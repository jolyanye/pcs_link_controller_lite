==> flow/design.v <==
module encoder_8b10b (
    input wire clk,
    input wire rst_n,
    input wire tx_en,
    input wire [7:0] data_in,
    input wire k_select,   
    output reg [9:0] data_out
);
    reg rd;  
    wire [4:0] data_5b = data_in[4:0];
    wire [2:0] data_3b = data_in[7:5];
    reg [5:0] data_6b;
    reg [3:0] data_4b;
    reg unbalanced_6b;   
    reg unbalanced_4b;
    wire rd_mid = unbalanced_6b ? ~rd : rd;
    always @(*) begin
        unbalanced_6b = 1'b1; 
        case (data_5b)
            5'd0:  data_6b = (rd == 0) ? 6'b100111 : 6'b011000;
            5'd1:  data_6b = (rd == 0) ? 6'b011101 : 6'b100010;
            5'd2:  data_6b = (rd == 0) ? 6'b101101 : 6'b010010;
            5'd3:  begin data_6b = 6'b110001; unbalanced_6b = 1'b0; end
            5'd4:  data_6b = (rd == 0) ? 6'b110101 : 6'b001010;
            5'd5:  begin data_6b = 6'b101001; unbalanced_6b = 1'b0; end
            5'd6:  begin data_6b = 6'b011001; unbalanced_6b = 1'b0; end
            5'd7:  data_6b = (rd == 0) ? 6'b111000 : 6'b000111;
            5'd8:  data_6b = (rd == 0) ? 6'b111001 : 6'b000110;
            5'd9:  begin data_6b = 6'b100101; unbalanced_6b = 1'b0; end
            5'd10: begin data_6b = 6'b010101; unbalanced_6b = 1'b0; end
            5'd11: begin data_6b = 6'b110100; unbalanced_6b = 1'b0; end
            5'd12: begin data_6b = 6'b001101; unbalanced_6b = 1'b0; end
            5'd13: begin data_6b = 6'b101100; unbalanced_6b = 1'b0; end
            5'd14: begin data_6b = 6'b011100; unbalanced_6b = 1'b0; end
            5'd15: data_6b = (rd == 0) ? 6'b010111 : 6'b101000;
            5'd16: data_6b = (rd == 0) ? 6'b011011 : 6'b100100;
            5'd17: begin data_6b = 6'b100011; unbalanced_6b = 1'b0; end
            5'd18: begin data_6b = 6'b010011; unbalanced_6b = 1'b0; end
            5'd19: begin data_6b = 6'b110010; unbalanced_6b = 1'b0; end
            5'd20: begin data_6b = 6'b001011; unbalanced_6b = 1'b0; end
            5'd21: begin data_6b = 6'b101010; unbalanced_6b = 1'b0; end
            5'd22: begin data_6b = 6'b011010; unbalanced_6b = 1'b0; end
            5'd23: data_6b = (rd == 0) ? 6'b111010 : 6'b000101;
            5'd24: data_6b = (rd == 0) ? 6'b110011 : 6'b001100;
            5'd25: begin data_6b = 6'b100110; unbalanced_6b = 1'b0; end
            5'd26: begin data_6b = 6'b010110; unbalanced_6b = 1'b0; end
            5'd27: data_6b = (rd == 0) ? 6'b110110 : 6'b001001;
            5'd28: begin data_6b = 6'b001110; unbalanced_6b = 1'b0; end
            5'd29: data_6b = (rd == 0) ? 6'b101110 : 6'b010001;
            5'd30: data_6b = (rd == 0) ? 6'b011110 : 6'b100001;
            5'd31: data_6b = (rd == 0) ? 6'b101011 : 6'b010100;
            default: begin data_6b = 6'b000000; unbalanced_6b = 1'b0; end
        endcase
        if (k_select && data_5b == 5'd28) begin
            data_6b = (rd == 0) ? 6'b001111 : 6'b110000;
            unbalanced_6b = 1'b1;
        end
    end
    always @(*) begin
        unbalanced_4b = 1'b1;
        case (data_3b)
            3'd0: data_4b = (rd_mid == 0) ? 4'b1011 : 4'b0100;
            3'd1: begin data_4b = 4'b1001; unbalanced_4b = 1'b0; end
            3'd2: begin data_4b = 4'b0101; unbalanced_4b = 1'b0; end
            3'd3: data_4b = (rd_mid == 0) ? 4'b1100 : 4'b0011;
            3'd4: data_4b = (rd_mid == 0) ? 4'b1101 : 4'b0010;
            3'd5: begin data_4b = 4'b1010; unbalanced_4b = 1'b0; end
            3'd6: begin data_4b = 4'b0110; unbalanced_4b = 1'b0; end
            3'd7: begin
                if (rd_mid == 0) data_4b = 4'b1110; 
                else data_4b = 4'b0001;
                unbalanced_4b = 1'b1;
            end
            default: begin data_4b = 4'b0000; unbalanced_4b = 1'b0; end
        endcase
    end
    always @(posedge clk or negedge rst_n) begin
        if (!rst_n) begin
            rd <= 1'b0;
            data_out <= 10'b1100000101;  
        end else if (tx_en) begin
            rd <= unbalanced_4b ? ~rd_mid : rd_mid;
            data_out <= {data_4b, data_6b};
        end
    end
endmodule
# Tool chain data of encoder_8b10b
# Tool output for the design above, in the order of the flow.
# Lines are those of the file above, counted from 1.
# Library cell names are shortened.
# Not given: --
dict set report inputs {
  design {encoder_8b10b}
  clock {clk}
  library {sky130hd}
  lib_corner {tt_025C_1v80}
}

# After elaboration
# Yosys after proc, flatten, opt, wreduce and memory -nomap, before mapping. Memory bits, and registers merged into a memory's read port (data or address), are not among the register bits. Print and check cells are not counted. Equal cells are merged and count once.
dict set report op_classes {
  bitwise 2
  mux 27
  n_eq 38
  n_reduce_logical 7
}
# operator count
set ops {}
lappend ops {{case mux 6 bit (select 32 bit)} 1}
lappend ops {{two-way mux 6 bit} 16}
lappend ops {{equality test 5 bit with constant B} 16}
lappend ops {{equality test 5 x 4 -> 1 bit with constant B} 8}
lappend ops {{case mux 4 bit (select 8 bit)} 1}
lappend ops {{equality test 5 x 3 -> 1 bit with constant B} 4}
lappend ops {{OR reduction 18 bit} 1}
lappend ops {{two-way mux 4 bit} 4}
lappend ops {{OR reduction 14 bit} 1}
lappend ops {{equality test 3 bit with constant B} 4}
lappend ops {{equality test 5 x 2 -> 1 bit with constant B} 2}
lappend ops {{OR reduction 4 bit} 2}
lappend ops {{equality test 3 x 2 -> 1 bit with constant B} 2}
lappend ops {{equality test 5 x 1 -> 1 bit with constant B} 1}
lappend ops {{logical NOT 5 bit} 1}
lappend ops {{case mux 1 bit (select 2 bit)} 2}
lappend ops {{equality test 3 x 1 -> 1 bit with constant B} 1}
lappend ops {{logical NOT 3 bit} 1}
lappend ops {{two-way mux 1 bit} 3}
lappend ops {{NOT 1 bit} 2}
lappend ops {{logical AND 1 bit} 1}
dict set report word_totals {
  wordCells 76
  register_bits 11
}

# Longest topological paths
# Yosys ltp: most cells in a row. Word level: on the elaborated netlist, between registers, memories and ports. Mapped: between sequential cells and ports; inverters and the memories' decode and read muxes count.
dict set report logic_depth {
  word_depth 7
  ABC_AREA 0
  ltp_mapped 9
}

# Mapped cells and area
# Source: synth_stat.txt of the flow (Yosys; design flattened, memories mapped). It holds for the ABC_AREA given above (unset counts as 0); a run with the other value may have another netlist.
dict set report mapped {
  n_buf 24
  flip_flops 11
  cell_count 205
  synth_area_um2 1410.1
}
# cell count
set by_type {}
lappend by_type {dfrtp_1 7}
lappend by_type {a21oi_1 22}
lappend by_type {dfstp_2 4}
lappend by_type {o21ai_0 16}
lappend by_type {nand2_1 16}
lappend by_type {nand3_1 11}
lappend by_type {nor2_1 14}
lappend by_type {buf_2 9}
lappend by_type {nor2b_1 7}
lappend by_type {o22ai_1 7}
lappend by_type {xnor2_1 5}
lappend by_type {inv_1 11}
lappend by_type {clkbuf_1 10}
lappend by_type {a211o_1 4}
lappend by_type {a22oi_1 4}
lappend by_type {xor2_1 3}
lappend by_type {nor3_1 5}
lappend by_type {mux2_2 2}
# Not listed: further types 32, cells in them 48.

# Worst setup path after synthesis
# Source: OpenSTA report_checks on the synthesized netlist (no wires, ideal clock, input and output delay 20% of the period each), path of least setup slack; recovery checks are left aside. Register names are those of the netlist, which keeps one name where synthesis merged equal registers.
dict set report synth_timing {
  path_kind {input to register}
  from {input data_in[0]}
  to {register data_out[5]}
  t_required_ns 1.765
  path_stages 8
  setup_time_ns 0.135
  path_delay_ns 1.560
  t_first_pin_ns 0.380
  n_path_buf 2
  input_delay_ns 0.380
  arrival_ns 1.805
  path_slack_ns -0.040
  clock_period_ns 1.9
  synth_period_reached_ns 1.94
}
# "path_delay_ns" = arrival - input delay + setup time.
# "path_stages": output pins that drive a net of the path, with the launching flip-flop's if there is one; two outputs of one cell count as two.
# "synth_period_reached_ns" = period - worst setup slack (recovery checks aside). The figure is calculated, with input and output delays left at 20% of the set period.
# The rows between start and end are the longest chain of elaborated cells between them; the timing report does not say that the signal goes this way. Where chains are equally long, one stands for them.
# A line is the first line of the expression or statement that the cell stems from. Yosys adds cells for indexed reads and writes and turns some case tables into memories.
dict set report synth_via {
  cell_sequence {clkbuf_1 buf_2 nor2_1 mux2_2 a222oi_1 nor2_1 nor4_1 o22ai_1}
  elab_chain_cells 3
  cells_between 35
}
# element line_no
set synth_lines {}
lappend synth_lines {{start, declared} 5} ;# input wire [7:0] data_in,
lappend synth_lines {{equality test 5 bit} 19} ;# case (data_5b)
lappend synth_lines {{case mux 6 bit (select 32 bit)} 19}
lappend synth_lines {{two-way mux 6 bit} 54} ;# if (k_select && data_5b == 5'd28) begin
lappend synth_lines {{end, assigned} 80} ;# data_out <= 10'b1100000101;
lappend synth_lines {{end, assigned} 83} ;# data_out <= {data_4b, data_6b};
lappend synth_lines {{end, declared} 7} ;# output reg [9:0] data_out

# Timing after layout
# From the final timing report of run A: the path of least setup slack in the routed layout; clock arrival at registers is part of the times.
dict set report layout_timing {
  path_kind {input to register}
  from {input data_in[4]}
  to {register data_out[6]}
  path_stages 7
  t_required_ns 2.51
  path_slack_ns 0.42
  arrival_ns 2.09
  clock_period_ns 2.31
  t_first_pin_ns 0.46
  n_path_buf 1
  setup_time_ns 0.08
  input_delay_ns 0.46
}
# The rows between start and end are the longest chain of elaborated cells between them; the timing report does not say that the signal goes this way. Where chains are equally long, one stands for them.
dict set report layout_via {
  cell_sequence {clkdlybuf4s15_2 o21ai_1 a211o_1 a211oi_4 xnor2_2 a211o_1 a31oi_1}
  elab_chain_cells 7
  cells_between 43
}
# element line_no
set layout_lines {}
lappend layout_lines {{start, declared} 5} ;# input wire [7:0] data_in,
lappend layout_lines {{equality test 5 bit} 19} ;# case (data_5b)
lappend layout_lines {{OR reduction 14 bit} --}
lappend layout_lines {{case mux 1 bit (select 2 bit)} 19}
lappend layout_lines {{two-way mux 1 bit} 54} ;# if (k_select && data_5b == 5'd28) begin
lappend layout_lines {{two-way mux 1 bit} 16} ;# wire rd_mid = unbalanced_6b ? ~rd : rd;
lappend layout_lines {{two-way mux 4 bit} 70} ;# if (rd_mid == 0) data_4b = 4'b1110;
lappend layout_lines {{case mux 4 bit (select 8 bit)} 61} ;# case (data_3b)
lappend layout_lines {{end, assigned} 80} ;# data_out <= 10'b1100000101;
lappend layout_lines {{end, assigned} 83} ;# data_out <= {data_4b, data_6b};
lappend layout_lines {{end, declared} 7} ;# output reg [9:0] data_out

; Below are 2 stored runs of the flow (Yosys, OpenROAD; platform sky130hd) on encoder_8b10b, each with its settings and what was measured, unordered. Constraints: input delay and output delay 20% of the set period each, output load 0.01 pF.
; "achievedPeriod_ns" means the clock period less the worst setup slack. The figure is calculated, with input and output delays left at 20% of the set period.
; "worst_path_allowed_less_slack_ns" is the time allowed to the run's worst setup path (the clock period less input and output delay, where it has them) less its slack. Clock arrival times count: a late capture clock shortens it, a late launch clock lengthens it.
; By "power_mw" is meant OpenSTA's value without simulated activity: inputs other than the clock are taken to toggle once in ten clock periods, and the tool carries that through the logic.

[run A: settings]
period_ns = 2.31
SETUP_SLACK_MARGIN = 0.36
CAP_MARGIN = 20
CORE_MARGIN = 2
CORE_UTILIZATION = 40
SLEW_MARGIN = 20
[run A: results]
power_mw = 1.229
design_die_area_um2 = 4016.4
tns_ns = 0.000
synthesis_area_um2 = 1410.1
setup_worst_slack_ns = 0.421
worst_path_allowed_less_slack_ns = 1.43
critical_path_kind = input to register
layout_stdcell_area_um2 = 1925.6
achievedPeriod_ns = 1.889
fin_util_pct = 57.3
final_hold_ws_ns = 0.477

[run B: settings]
period_ns = 3.29
CORE_UTILIZATION = 38
SETUP_SLACK_MARGIN = 0.98
PLACE_DENSITY_LB_ADDON = 0.09
CELL_PAD_IN_SITES_GLOBAL_PLACEMENT = 0
TNS_END_PERCENT = 35
ABC_AREA = 0
CTS_CLUSTER_SIZE = 86
CTS_CLUSTER_DIAMETER = 366
MAX_ROUTING_LAYER = met5
CAP_MARGIN = 20
CORE_MARGIN = 2
SLEW_MARGIN = 20
[run B: results]
design_die_area_um2 = 4214.0
synthesis_area_um2 = 1410.1
fin_util_pct = 48.6
setup_worst_slack_ns = 1.080
tns_ns = 0.000
worst_path_allowed_less_slack_ns = 1.55
critical_path_kind = input to register
achievedPeriod_ns = 2.210
power_mw = 0.8444
final_hold_ws_ns = 0.474
layout_stdcell_area_um2 = 1754.2
