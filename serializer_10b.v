==> flow/design.v <==
module serializer_10b (
    input wire clk,    
    input wire rst_n,
    input wire [9:0] data_in,     
    input wire fifo_empty,
    output reg rd_en,       
    output wire serial_out
);
    reg [9:0] shift_reg;
    reg [3:0] bit_cnt;
    localparam COMMA_K28_5 = 10'b1100000101;
    assign serial_out = shift_reg[0];  
    always @(posedge clk or negedge rst_n) begin
        if (!rst_n) begin
            shift_reg <= COMMA_K28_5;
            bit_cnt <= 4'd0;
            rd_en <= 1'b0;
        end else begin
            if (bit_cnt == 4'd8) begin
                rd_en <= !fifo_empty;
                bit_cnt <= bit_cnt + 1;
                shift_reg <= {1'b0, shift_reg[9:1]};
            end else if (bit_cnt == 4'd9) begin
                bit_cnt <= 4'd0;
                rd_en <= 1'd0;
                if (!fifo_empty) begin
                    shift_reg <= data_in;
                end else begin
                    shift_reg <= COMMA_K28_5;
                end
            end else begin
                shift_reg <= {1'b0, shift_reg[9:1]};  
                bit_cnt <= bit_cnt + 1;
                rd_en <= 1'd0;
            end
        end
    end
endmodule
---- From RTL to reports: serializer_10b ----
Tool output for the design above, in the order of the flow.
Lines are those of the file above, counted from 1.
Operators carry their Yosys type and port widths (W data, S select, Z words).
Cell names lack the library's common part.
A cell with - has no value.
set-up
  top ..................................... serializer_10b
  clock ................................... clk
  library ................................. sky130hd
  library corner .......................... tt_025C_1v80

---- Word-level counts ----
Yosys after proc, flatten, opt, wreduce and memory -nomap, before mapping. Enables and synchronous resets that opt folds into registers are not counted as muxes. Memory bits, and registers merged into a memory's read port (data or address), are not among the register bits. Print and check cells are not counted. Equal cells are merged and count once.
bit counts
  register bits after elaboration ......... 15
  input port bits ......................... 13
  output and inout bits ................... 2
  cells after elaboration ................. 13
operators by class
  add/sub/neg operators ................... 1
  equal/unequal tests ..................... 2
  muxes and demuxes ....................... 6
  reduce/logical cells .................... 1
operators by type and width
  kind                   count
  $mux W10               3
  $eq A4 B4 Y1 const B   2
  $mux W4                2
  $add A4 B1 Y4 const B  1
  $logic_not A1 Y1       1
  $mux W1                1

---- Depth ----
Longest topological path by Yosys (ltp), each cell counted once; first at word level (registers and memories cut), then after technology mapping (sequential cells cut; the memories' decode and read muxes count).
logic depth
  depth in word-level cells ............... 3
  ABC_AREA ................................ 0
  mapped depth ............................ 6
  gate-level depth less buffers ........... 4

---- Synthesis result ----
The flow's flattened synthesis, as Yosys stat reports it; memories are mapped. The netlist is that of the ABC_AREA named above (0 if unset); the other value can give another one.
Totals and module areas in this step are rounded.
mapped netlist
  cell count .............................. 55
  mapped area ............................. 695.7 um^2
  sequential part of the area ............. 380.4 um^2
  mapped flip-flops ....................... 15
  buffers ................................. 3
cell types
  cell      count  total area (um^2)
  dfrtp_1   11     275.264
  dfstp_2   4      105.101
  mux2_2    4      45.043
  nor2b_1   7      43.792
  ha_1      3      37.536
  mux2_4    2      30.029
  mux2i_1   3      30.029
  nor2_1    6      22.522
  buf_12    1      20.019
  nor4bb_1  2      20.019
  inv_1     5      18.768
  and4_1    1      8.758
  xnor2_1   1      8.758
  buf_4     1      7.507
  o21a_1    1      7.507
  nor4_1    1      6.256
  a21oi_1   1      5.005
  clkbuf_1  1      3.754

---- Worst setup path after synthesis ----
Source: OpenSTA report_checks on the synthesized netlist (no wires, ideal clock, input and output delay 20% of the period each), path of least setup slack; recovery checks are left aside. Register names are those of the netlist, which keeps one name where synthesis merged equal registers.
timing after synthesis
  path kind ............................... reg2reg
  start point ............................. reg bit_cnt[0]
  end point ............................... reg shift_reg[6]
  clock period ............................ 2.26 ns
  library setup time ...................... 0.125 ns
  time at the first pin ................... 0.000 ns
  arrival time ............................ 1.464 ns
  required time ........................... 2.135 ns
  slack ................................... 0.671 ns
  delay of the path ....................... 1.589 ns
  driving pins on the path ................ 7
  buffers on the path ..................... 2
  synthesis period reached ................ 1.589 ns
"delay of the path" = arrival - input delay + setup time.
"driving pins on the path" counts driving pins, that of a launching flip-flop among them; a cell with two outputs on the path counts twice.
"synthesis period reached" = period - worst setup slack (recovery checks aside). The figure is calculated, with input and output delays left at 20% of the set period.
The rows between start and end are the longest chain of elaborated cells between them; the timing report does not say that the signal goes this way. Where chains are equally long, one stands for them.
Each line given opens the expression or statement behind the cell; cells for indexed reads and writes are added by Yosys, which also makes memories of some case tables.
A register here has more assigning lines than the two given.
between the ends, after synthesis
  cells stage by stage .................... dfrtp_1 inv_1 ha_1 nor4bb_1 buf_4 buf_12 mux2_4
  length of the longest elaborated chain .. 3
  elaborated cells on any way between the ends .. 4
  source lines of those cells ............. 2
  classes of those cells .................. 2 x eq/ne; 2 x mux
ends and longest elaborated chain, after synthesis
  what           RTL line  RTL
  from (decl)    10        reg [3:0] bit_cnt;
  from (assign)  21        bit_cnt <= bit_cnt + 1;
  from (assign)  33        bit_cnt <= bit_cnt + 1;
  $eq A4 B4 Y1   23        end else if (bit_cnt == 4'd9) begin
  $mux W10       23
  $mux W10       19        if (bit_cnt == 4'd8) begin
  to (assign)    22        shift_reg <= {1'b0, shift_reg[9:1]};
  to (assign)    27        shift_reg <= data_in;
  to (decl)      9         reg [9:0] shift_reg;

---- Timing after layout ----
Path of least setup slack in the final report of job 1 (OpenROAD, finished layout, wires in). Where an end is a register, its clock arrival counts in the times.
timing post-layout
  path kind ............................... reg2reg
  start point ............................. reg bit_cnt[0]
  end point ............................... reg shift_reg[3]
  clock period ............................ 1.86 ns
  library setup time ...................... 0.11 ns
  time at the first pin ................... 0.27 ns
  arrival time ............................ 1.74 ns
  required time ........................... 2.02 ns
  slack ................................... 0.28 ns
  driving pins on the path ................ 6
  buffers on the path ..................... 1
The rows between start and end are the longest chain of elaborated cells between them; the timing report does not say that the signal goes this way. Where chains are equally long, one stands for them.
A register here has more assigning lines than the two given.
between the ends, post-layout
  cells stage by stage .................... dfrtp_1 inv_1 ha_2 nor4bb_4 buf_6 mux2_2
  length of the longest elaborated chain .. 3
  elaborated cells on any way between the ends .. 4
  source lines of those cells ............. 2
  classes of those cells .................. 2 x eq/ne; 2 x mux
ends and longest elaborated chain, post-layout
  what           RTL line  RTL
  from (decl)    10        reg [3:0] bit_cnt;
  from (assign)  21        bit_cnt <= bit_cnt + 1;
  from (assign)  33        bit_cnt <= bit_cnt + 1;
  $eq A4 B4 Y1   23        end else if (bit_cnt == 4'd9) begin
  $mux W10       23
  $mux W10       19        if (bit_cnt == 4'd8) begin
  to (assign)    22        shift_reg <= {1'b0, shift_reg[9:1]};
  to (assign)    27        shift_reg <= data_in;
  to (decl)      9         reg [9:0] shift_reg;

Record of 2 stored runs of the RTL-to-layout flow on serializer_10b, platform sky130hd. The runs are unordered. Constraints: input delay and output delay 20% of the set period each, output load 0.01 pF.
"period reached" = clock period - worst setup slack. The figure is calculated, with input and output delays left at 20% of the set period.
"critical path time" is the time allowed to the run's worst setup path (the clock period less input and output delay, where it has them) less its slack. Clock arrival times count: a late capture clock shortens it, a late launch clock lengthens it.
"total design power" is the tool's figure for a default switching activity; nothing was simulated.
Values from the reports are rounded here.

---- job 1 ----
settings
  period_ns = 1.86
  CORE_UTILIZATION = 53
  SETUP_SLACK_MARGIN = 0.24
  PLACE_DENSITY_LB_ADDON = 0.07
  CORE_ASPECT_RATIO = 1.04
  TNS_END_PERCENT = 50
  GPL_TIMING_DRIVEN = 1
  GPL_ROUTABILITY_DRIVEN = 0
  CTS_CLUSTER_DIAMETER = 150
  CAP_MARGIN = 30
  MIN_ROUTING_LAYER = met1
  MAX_ROUTING_LAYER = met4
  CORE_MARGIN = 2
  SLEW_MARGIN = 20
results
  post-synthesis cell area ................ 695.7 um^2
  die size ................................ 1618 um^2
  post-route utilization .................. 0.763
  setup slack of the worst path ........... 0.278 ns
  final setup TNS ......................... 0.000 ns
  total design power ...................... 0.5676 mW
  period reached .......................... 1.582 ns
  critical path time ...................... 1.58 ns
  class of the worst setup path ........... reg2reg

---- job 2 ----
settings
  period_ns = 1.74
  CAP_MARGIN = 20
  CORE_MARGIN = 2
  CORE_UTILIZATION = 40
  SLEW_MARGIN = 20
results
  post-synthesis cell area ................ 695.7 um^2
  die size ................................ 2089 um^2
  post-route utilization .................. 0.536
  setup slack of the worst path ........... 0.078 ns
  final setup TNS ......................... 0.000 ns
  total design power ...................... 0.6105 mW
  period reached .......................... 1.662 ns
  critical path time ...................... 1.31 ns
  class of the worst setup path ........... reg2out
